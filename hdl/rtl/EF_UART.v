==> flow/design.v <==
`timescale			1ns/1ps
`default_nettype		none
module EF_UART #(parameter  MDW = 9,         
                                FAW = 4,         
                                SC = 8,          
                                GFLEN = 8        
) (
    input   wire            clk,
    input   wire            rst_n,
    input   wire [15:0]     prescaler,
    input   wire            en,
    input   wire            tx_en,
    input   wire            rx_en,
    input   wire            rd,
    input   wire            wr,
    input   wire [MDW-1:0]  wdata,
    input   wire [3:0]      data_size,           
    input   wire            stop_bits_count,     
    input   wire [2:0]      parity_type,         
    input   wire [3:0]      txfifotr,
    input   wire [3:0]      rxfifotr,
    input   wire [MDW-1:0]  match_data,
    input   wire [5:0]      timeout_bits,
    input   wire            loopback_en,
    input   wire            glitch_filter_en,
    input   wire            tx_fifo_flush,
    input   wire            rx_fifo_flush,
    output  wire            tx_empty,
    output  wire            tx_full,
    output  wire [FAW-1:0]  tx_level,
    output  wire            tx_level_below,
    output  wire [MDW-1:0]  rdata,
    output  wire            rx_empty,
    output  wire            rx_full,
    output  wire [FAW-1:0]  rx_level,
    output  wire            rx_level_above,
    output  wire            break_flag,
    output  wire            match_flag,
    output  wire            frame_error_flag,
    output  wire            parity_error_flag,
    output  wire            overrun_flag,
    output  wire            timeout_flag,
    input   wire            rx,
    output  wire            tx
);
    (* keep *) wire        tx_done;
    (* keep *) wire        rx_done;
    wire        b_tick;
    wire [MDW-1:0]  tx_data;
    wire [MDW-1:0]  rx_data;
    parameter FIFO_DW = MDW;
    wire        rx_synched;
    wire        rx_filtered;
    wire        rx_in;
    ef_util_sync rx_sync (
        .clk(clk),
        .in(rx),
        .out(rx_synched)
    );
    ef_util_glitch_filter #(.N(GFLEN)) rx_glitch_filter (
        .clk(clk),
        .rst_n(rst_n),
        .en(glitch_filter_en),
        .in(rx_synched),
        .out(rx_filtered)
    );
    assign rx_in =  loopback_en         ? tx            : 
                    glitch_filter_en    ? rx_filtered   : 
                    rx_synched;
    BAUDGEN buad_gen (
        .clk(clk),
        .rst_n(rst_n),
        .prescale(prescaler),
        .en(en),
        .baudtick(b_tick)
    );
    ef_util_fifo #(.DW(FIFO_DW), .AW(FAW)) fifo_tx (
        .clk(clk),
        .rst_n(rst_n),
        .rd(tx_done),
        .wr(wr),
        .wdata(wdata),
        .empty(tx_empty),
        .full(tx_full),
        .rdata(tx_data),
        .level(tx_level),
        .flush(tx_fifo_flush)
    );
    UART_TX #(.MDW(MDW), .NUM_SAMPLES(SC)) uart_tx (
        .clk(clk),
        .resetn(rst_n),
        .tx_start(~tx_empty),
        .b_tick(b_tick & tx_en),
        .data_size(data_size),
        .parity_type(parity_type),
        .stop_bits_count(stop_bits_count),
        .d_in(tx_data),
        .tx_done(tx_done),
        .tx(tx)
    );
    ef_util_fifo #(.DW(FIFO_DW), .AW(FAW)) fifo_rx (
        .clk(clk),
        .rst_n(rst_n),
        .rd(rd),
        .wr(rx_done),
        .wdata(rx_data),
        .empty(rx_empty),
        .full(rx_full),
        .rdata(rdata),
        .level(rx_level),
        .flush(rx_fifo_flush)
    );
    UART_RX #(.MDW(MDW), .NUM_SAMPLES(SC)) uart_rx (
        .clk(clk),
        .resetn(rst_n),
        .b_tick(b_tick & rx_en),
        .data_size(data_size),
        .parity_type(parity_type),
        .stop_bits_count(stop_bits_count),
        .match_data(match_data),
        .rx(rx_in),
        .break_flag(break_flag),
        .match_flag(match_flag),
        .parity_error(parity_error_flag),
        .frame_error(frame_error_flag),
        .rx_done(rx_done),
        .dout(rx_data)
    );
    reg [5:0]   bits_count;
    reg [4:0]   samples_count;
    always @ (posedge clk, negedge rst_n) begin
        if(!rst_n) begin
            bits_count <= 0;
            samples_count <= 0;
        end
        else if(b_tick)
            if(rx_done) bits_count <= 0;
            else if(samples_count == (SC - 1)) begin
                samples_count <= 0;
                if(timeout_flag)
                    bits_count <= 0;
                else
                    bits_count <= bits_count + 1;
            end else
                samples_count <= samples_count + 1'b1;
    end
    assign tx_level_below = (tx_level < txfifotr) & ~tx_full;
    assign rx_level_above = (rx_level > rxfifotr) | rx_full;
    assign overrun_flag = rx_full & rx_done;
    assign timeout_flag = (bits_count == timeout_bits);
endmodule
module BAUDGEN
(
    input   wire        clk,
    input   wire        rst_n,
    input   wire [15:0] prescale, 
    input   wire        en,
    output  wire        baudtick
);
    reg [15:0]  count_reg;
    wire [15:0] count_next;
    always @ (posedge clk, negedge rst_n) begin
        if(!rst_n)
            count_reg <= 0;
        else if(en)
            count_reg <= count_next;
    end
    assign count_next = ((count_reg == prescale) ? 0 : count_reg + 1'b1);
    assign baudtick = ((count_reg == prescale) ? 1'b1 : 1'b0);
endmodule
module UART_RX #(parameter NUM_SAMPLES = 16, MDW = 8)(
    input   wire            clk,
    input   wire            resetn,
    input   wire            b_tick,              
    input   wire [3:0]      data_size,           
    input   wire            stop_bits_count,     
    input   wire [2:0]      parity_type,         
    input   wire            rx,                  
    input   wire [MDW-1:0]  match_data,
    output  reg             rx_done,             
    output  wire            parity_error,        
    output  wire            frame_error,         
    output  wire            break_flag,          
    output  wire            match_flag,
    output  wire [MDW-1:0]  dout                 
);
    localparam [2:0] idle_st    = 3'b000;
    localparam [2:0] start_st   = 3'b001;
    localparam [2:0] data_st    = 3'b010;
    localparam [2:0] parity_st  = 3'b011;
    localparam [2:0] stop0_st   = 3'b100;
    localparam [2:0] stop1_st   = 3'b101;
    reg [2:0]   current_state;
    reg [2:0]   next_state;
    reg [3:0]   b_reg;             
    reg [3:0]   b_next;
    reg [3:0]   count_reg;         
    reg [3:0]   count_next;
    reg [8:0]   data_reg;          
    reg [8:0]   data_next;
    reg         p_error_reg;
    reg         p_error_next;
    reg         f_error_reg;
    reg         f_error_next;
    always @ (posedge clk, negedge resetn) begin
        if(!resetn) begin
            current_state <= idle_st;
            b_reg <= 0;
            count_reg <= 0;
            data_reg <= 0;
            p_error_reg <= 0;
            f_error_reg <= 0;
        end else begin
            current_state <= next_state;
            b_reg <= b_next;
            count_reg <= count_next;
            data_reg <= data_next;
            if(current_state == idle_st) 
                p_error_reg <= 0;
            else 
                if(p_error_next) 
                    p_error_reg <= p_error_next;
            if(current_state == idle_st) 
                    f_error_reg <= 0;
                else 
                    if(f_error_next) 
                        f_error_reg <= f_error_next;
        end
    end
    always @* begin
        next_state = current_state;
        b_next = b_reg;
        count_next = count_reg;
        data_next = data_reg;
        rx_done = 1'b0;
        p_error_next = 1'b0;
        f_error_next = 1'b0;
        case(current_state)
            idle_st:
                if(~rx & b_tick)
                begin
                    next_state = start_st;
                    b_next = 0;
                end
            start_st:
                if(b_tick)
                    if(b_reg == (NUM_SAMPLES/2 - 1)) begin
                        next_state = data_st;
                        b_next = 0;
                        count_next = 0;
                    end else
                        b_next = b_reg + 1'b1;
            data_st:
                if(b_tick)
                    if(b_reg == (NUM_SAMPLES - 1)) begin
                        b_next = 0;
                        data_next = {rx, data_reg [(MDW-1):1]};
                        if(count_next == (data_size - 1)) 
                            if(parity_type == 3'b000)         
                                next_state = stop0_st;
                            else
                                next_state = parity_st;
                        else
                            count_next = count_reg + 1'b1;
                    end else
                        b_next = b_reg + 1;
            parity_st:
                if(b_tick)
                    if(b_reg == (NUM_SAMPLES - 1)) begin
                        b_next = 0;
                        next_state = stop0_st;
                        case (parity_type)
                            3'b001 :  
                                if(~^dout != rx) p_error_next = 1;
                            3'b010 :  
                                if(^dout != rx) p_error_next = 1;
                            3'b100 :  
                                if(1'b0 != rx) p_error_next = 1;
                            3'b101 :  
                                if(1'b1 != rx) p_error_next = 1;
                        endcase
                    end else
                        b_next = b_reg + 1;  
            stop0_st:
                if(b_tick)
                    if(b_reg == (NUM_SAMPLES - 1)) begin 
                        b_next = 0;
                        if(!rx) f_error_next = 1;
                        if(stop_bits_count)          
                            next_state = stop1_st;
                        else begin                   
                            next_state = idle_st;
                            rx_done = 1'b1;
                        end
                    end else
                        b_next = b_reg + 1;
            stop1_st:
                if(b_tick)
                    if(b_reg == (NUM_SAMPLES - 1)) begin  
                        b_next = 0;
                        next_state = idle_st;
                        rx_done = 1'b1;
                        if(!rx) f_error_next = 1;
                    end else
                        b_next = b_reg + 1;
        endcase
    end
    reg [11:0] brk;
    always @ (posedge clk, negedge resetn) begin
        if(!resetn) 
            brk <= 12'hFFF;
        else if(b_tick)
            if(b_reg == (NUM_SAMPLES - 1)) begin
                if(current_state == idle_st)
                    brk <= 12'hFFF;
                else
                    brk <= {brk[10:0], rx};
            end
    end
    assign      dout            =   data_reg >> (9-data_size);
    assign      parity_error    =   p_error_reg & rx_done;
    assign      frame_error     =   f_error_reg & rx_done;
    assign      break_flag      =   (brk == 0);
    assign      match_flag      =   (match_data == dout) & rx_done;
endmodule
module UART_TX #(parameter NUM_SAMPLES = 16, MDW = 8)(
    input   wire                clk,
    input   wire                resetn,
    input   wire                tx_start,        
    input   wire                b_tick,              
    input   wire [3:0]          data_size,           
    input   wire                stop_bits_count,     
    input   wire [2:0]          parity_type,         
    input   wire [MDW-1:0]      d_in,                
    output  reg                 tx_done,             
    output  wire                tx                   
);
    localparam [2:0] idle_st    = 3'b000;
    localparam [2:0] start_st   = 3'b001;
    localparam [2:0] data_st    = 3'b010;
    localparam [2:0] parity_st  = 3'b011;
    localparam [2:0] stop0_st   = 3'b100;
    localparam [2:0] stop1_st   = 3'b101;
    reg [2:0]   current_state;
    reg [2:0]   next_state;
    reg [3:0]   b_reg;           
    reg [3:0]   b_next;
    reg [3:0]   count_reg;       
    reg [3:0]   count_next;
    reg [8:0]   data_reg;        
    reg [8:0]   data_next;
    reg         tx_reg;          
    reg         tx_next;
    wire [MDW-1:0] pdata = (d_in) & ~({MDW{1'b1}} << data_size);
    always @(posedge clk, negedge resetn) begin
        if(!resetn) begin
            current_state   <= idle_st;
            b_reg           <= 0;
            count_reg       <= 0;
            data_reg        <= 0;
            tx_reg          <= 1'b1;
        end else begin
            current_state   <= next_state;
            b_reg           <= b_next;
            count_reg       <= count_next;
            data_reg        <= data_next;
            tx_reg          <= tx_next;
        end
    end
    always @* begin
        next_state  =   current_state;
        tx_done     =   1'b0;
        b_next      =   b_reg;
        count_next  =   count_reg;
        data_next   =   data_reg;
        tx_next     =   tx_reg;
        case(current_state)
            idle_st: begin
                tx_next = 1'b1;
                if(tx_start) begin
                    next_state = start_st;
                    b_next = 0;
                    data_next = d_in;
                end
            end
            start_st: begin  
                tx_next = 1'b0;
                if(b_tick)
                    if(b_reg == (NUM_SAMPLES)) begin
                        next_state = data_st;
                        b_next = 0;
                        count_next = 0;
                    end
                    else
                        b_next = b_reg + 1;
            end
            data_st: begin  
                tx_next = data_reg[0];
                if(b_tick)
                    if(b_reg == (NUM_SAMPLES - 1)) begin
                        b_next = 0;
                        data_next = data_reg >> 1;
                        if(count_next == (data_size - 1)) 
                            if(parity_type == 3'b000)         
                                next_state = stop0_st;
                            else
                                next_state = parity_st;
                        else
                            count_next = count_reg + 1;
                    end
                    else
                        b_next = b_reg + 1;
            end
            parity_st: begin
                tx_next = 1'b0;
                case (parity_type)
                    3'b001 :  
                        tx_next = ~^pdata;
                    3'b010 :  
                        tx_next = ^pdata;
                    3'b100 :  
                        tx_next = 0;
                    3'b101 :  
                        tx_next = 1;
                endcase
                if(b_tick)
                    if(b_reg == (NUM_SAMPLES - 1)) begin
                        b_next = 0;
                        next_state = stop0_st;
                    end else
                        b_next = b_reg + 1;
            end
            stop0_st: begin  
                tx_next = 1'b1;
                if(b_tick)
                    if(b_reg == (NUM_SAMPLES - 1)) begin
                        b_next = 0;
                        if(stop_bits_count)          
                                next_state = stop1_st;
                        else begin                   
                            next_state = idle_st;
                            tx_done = 1'b1;
                        end        
                    end
                    else
                        b_next = b_reg + 1;
            end
            stop1_st: begin
                tx_next = 1'b1;
                if(b_tick)
                    if(b_reg == (NUM_SAMPLES - 1)) begin  
                        b_next = 0;
                        next_state = idle_st;
                        tx_done = 1'b1;
                    end else
                        b_next = b_reg + 1;
            end
        endcase
    end
    assign tx = tx_reg;
endmodule
---- Reports on BAUDGEN ----
What the tools print for BAUDGEN, step after step.
Line numbers count from 1 in the design file above.
Operators carry their Yosys type and port widths (W data, S select, Z words).
Cell names lack the library's common part.
A cell with -- has no value.
design
  top module .............................. BAUDGEN
  clock ................................... clk
  cell library ............................ sky130hd
  timing corner ........................... tt_025C_1v80

---- Word-level counts ----
Source: Yosys, flattened and elaborated, memories not mapped. Widths are those after wreduce; folded enables and synchronous resets count as part of the registers. Registers that Yosys merges into a memory's read port (data or address) are not register bits. Print and check cells do not count. Equal cells are merged and count once.
word-level totals
  bits in registers ....................... 16
  output and inout bits ................... 1
  input port bits ......................... 19
  elaborated cells ........................ 5
cells by class
  equality and inequality tests ........... 1
  mux-type cells .......................... 2
  add/subtract/negate cells ............... 1
operator list
  operator                 number
  $add A16 B1 Y16 const B  1
  $eq A16 B16 Y1           1
  $mux W16                 1
  $mux W1                  1

---- Depth ----
Longest topological path by Yosys (ltp), each cell counted once; first at word level (registers and memories cut), then after technology mapping (sequential cells cut; the memories' decode and read muxes count).
depth
  word-level depth ........................ 2
  ABC_AREA ................................ 0
  depth in mapped cells ................... 6
  mapped depth without buffers ............ 5

---- Netlist ----
The flow's flattened synthesis, as Yosys stat reports it; memories are mapped. The netlist is that of the ABC_AREA named above (0 if unset); the other value can give another one.
Totals and module areas in this step are rounded.
cells by type
  cell       number  total area (um2)
  dfrtp_1    16      400.384
  xnor2_1    21      183.926
  nand4_1    8       50.048
  a21oi_1    9       45.043
  nor4_4     2       42.541
  nand2_1    11      41.29
  nand3_1    5       25.024
  nor2_1     6       22.522
  mux2i_1    2       20.019
  a31o_2     2       17.517
  o2bb2ai_1  2       17.517
  a211oi_1   2       15.014
  a22oi_1    2       15.014
  inv_1      4       15.014
  o2bb2ai_2  1       15.014
  and3_1     2       12.512
  ha_1       1       12.512
  nand4_2    1       12.512
Not listed: further types 16, cells in them 21.
synthesis totals
  synthesis area .......................... 1109 um2
  buffers ................................. 7
  sequential area ......................... 400.4 um2
  flip-flop cells ......................... 16
  cell count .............................. 118

---- Worst setup path after synthesis ----
Source: OpenSTA report_checks on the synthesized netlist (no wires, ideal clock, input and output delay 20% of the period each), path of least setup slack; recovery checks are left aside. Register names are those of the netlist, which keeps one name where synthesis merged equal registers.
path post-synthesis
  path kind ............................... input-to-output
  start ................................... in prescale[10]
  end ..................................... out baudtick
  output delay ............................ 514 ps
  delay of the path ....................... 913 ps
  required time ........................... 2056 ps
  arrival ................................. 1427 ps
  buffers on the path ..................... 1
  setup slack ............................. 629 ps
  external input delay .................... 514 ps
  launch time at the first pin ............ 514 ps
  clock period ............................ 2570 ps
  driving pins on the path ................ 4
  period reached after synthesis .......... 1941 ps
"delay of the path" is the arrival time less input delay plus setup time.
At an output port there is no setup time.
"driving pins on the path" counts driving pins, that of a launching flip-flop among them; a cell with two outputs on the path counts twice.
"period reached after synthesis" is the clock period less the worst setup slack; recovery checks do not enter. This is arithmetic on one report: input and output delays are still those of the set period (20% each).
The rows between start and end are the longest chain of elaborated cells between them; the timing report does not say that the signal goes this way. Where chains are equally long, one stands for them.
Each line given opens the expression or statement behind the cell; cells for indexed reads and writes are added by Yosys, which also makes memories of some case tables.
on the way, post-synthesis
  cell sequence ........................... xnor2_1 -> nand4_1 -> nor4_4 -> buf_6
  cells in the longest elaborated chain ... 2
  elaborated cells on any way between the ends .. 2
  those cells by class .................... 1 x eq/ne; 1 x mux
RTL lines, path post-synthesis
  item             RTL line  RTL
  start, declared  156       input   wire [15:0] prescale,
  $eq A16 B16 Y1   169       assign baudtick = ((count_reg == prescale) ? 1'b1 : 1'b0);
  $mux W1          169
  end, declared    158       output  wire        baudtick

---- Path in the finished layout ----
Path of least setup slack in the final report of run 1 (OpenROAD, finished layout, wires in). Where an end is a register, its clock arrival counts in the times.
The report prints the path's times to 10 ps; the period is as set.
path after layout
  path kind ............................... reg-to-output
  start ................................... reg count_reg[1]
  end ..................................... out baudtick
  buffers on the path ..................... 1
  required time ........................... 2070 ps
  setup slack ............................. 490 ps
  launch time at the first pin ............ 300 ps
  clock period ............................ 2590 ps
  driving pins on the path ................ 5
  arrival ................................. 1580 ps
  output delay ............................ 520 ps
The rows between start and end are the longest chain of elaborated cells between them; the timing report does not say that the signal goes this way. Where chains are equally long, one stands for them.
on the way, after layout
  cell sequence ........................... dfrtp_2 -> xnor2_2 -> nand4_1 -> nor4_4 -> buf_2
  cells in the longest elaborated chain ... 2
  elaborated cells on any way between the ends .. 2
  those cells by class .................... 1 x eq/ne; 1 x mux
RTL lines, path after layout
  item             RTL line  RTL
  start, declared  160       reg [15:0]  count_reg;
  start, assigned  164       count_reg <= 0;
  start, assigned  166       count_reg <= count_next;
  $eq A16 B16 Y1   169       assign baudtick = ((count_reg == prescale) ? 1'b1 : 1'b0);
  $mux W1          169
  end, declared    158       output  wire        baudtick

Add stored flow runs of BAUDGEN

Below are 2 stored runs of the flow (Yosys, OpenROAD; platform sky130hd) on BAUDGEN, each with its settings and what was measured, unordered. Constraints: input delay and output delay 20% of the set period each, output load 0.01 pF.
"power consumption": no workload was simulated; the value follows from the tool's default switching activity.
The results are shown rounded.

======== run 1 ========
==> flow/run.sh <==
#!/bin/bash
# the make line also repeats the synthesis and layout settings of config.mk as NAME=value (left out here)
make -C /OpenROAD-flow-scripts/flow DESIGN_CONFIG=/design/flow/config.mk WORK_HOME=/design/flow/orfs CLKGATE_MAP_FILE= finish
==> flow/config.mk <==
export PLATFORM = sky130hd
export DESIGN_NAME = BAUDGEN
export DESIGN_NICKNAME = BAUDGEN
export VERILOG_FILES = /design/flow/design.v
export SDC_FILE = /design/flow/constraint.sdc
export NUM_CORES = 4
export LEC_CHECK = 0
export CAP_MARGIN = 20
export CORE_MARGIN = 2
export CORE_UTILIZATION = 62
export CTS_CLUSTER_SIZE = 17
export GPL_ROUTABILITY_DRIVEN = 0
export GPL_TIMING_DRIVEN = 1
export PLACE_DENSITY_LB_ADDON = 0.24
export SETUP_SLACK_MARGIN = 0.66
export SLEW_MARGIN = 20
==> flow/constraint.sdc <==
create_clock -name core_clock -period 2.59 [get_ports {clk}]
set_input_delay 0.5180 -clock core_clock [delete_from_list [all_inputs] [get_ports {clk}]]
set_output_delay 0.5180 -clock core_clock [all_outputs]
set_load 0.01 [all_outputs]

-------- measured, run 1 --------
  die area ................................ 2142 um2
  worst setup slack after layout .......... 494 ps
  utilization after routing ............... 88.6 %
  mapped cell area after synthesis ........ 1109 um2
  power consumption ....................... 0.7860 mW

======== run 2 ========
==> flow/run.sh <==
#!/bin/bash
# the make line also repeats the synthesis and layout settings of config.mk as NAME=value (left out here)
make -C /OpenROAD-flow-scripts/flow DESIGN_CONFIG=/design/flow/config.mk WORK_HOME=/design/flow/orfs CLKGATE_MAP_FILE= finish
==> flow/config.mk <==
export PLATFORM = sky130hd
export DESIGN_NAME = BAUDGEN
export DESIGN_NICKNAME = BAUDGEN
export VERILOG_FILES = /design/flow/design.v
export SDC_FILE = /design/flow/constraint.sdc
export NUM_CORES = 4
export LEC_CHECK = 0
export ABC_AREA = 1
export CAP_MARGIN = 20
export CORE_MARGIN = 2
export CORE_UTILIZATION = 46
export MIN_ROUTING_LAYER = met1
export PLACE_DENSITY_LB_ADDON = 0.15
export SETUP_SLACK_MARGIN = 0.43
export SLEW_MARGIN = 35
==> flow/constraint.sdc <==
create_clock -name core_clock -period 2.02 [get_ports {clk}]
set_input_delay 0.4040 -clock core_clock [delete_from_list [all_inputs] [get_ports {clk}]]
set_output_delay 0.4040 -clock core_clock [all_outputs]
set_load 0.01 [all_outputs]

-------- measured, run 2 --------
  die area ................................ 3314 um2
  worst setup slack after layout .......... 202 ps
  utilization after routing ............... 64.3 %
  mapped cell area after synthesis ........ 1320 um2
  power consumption ....................... 1.320 mW
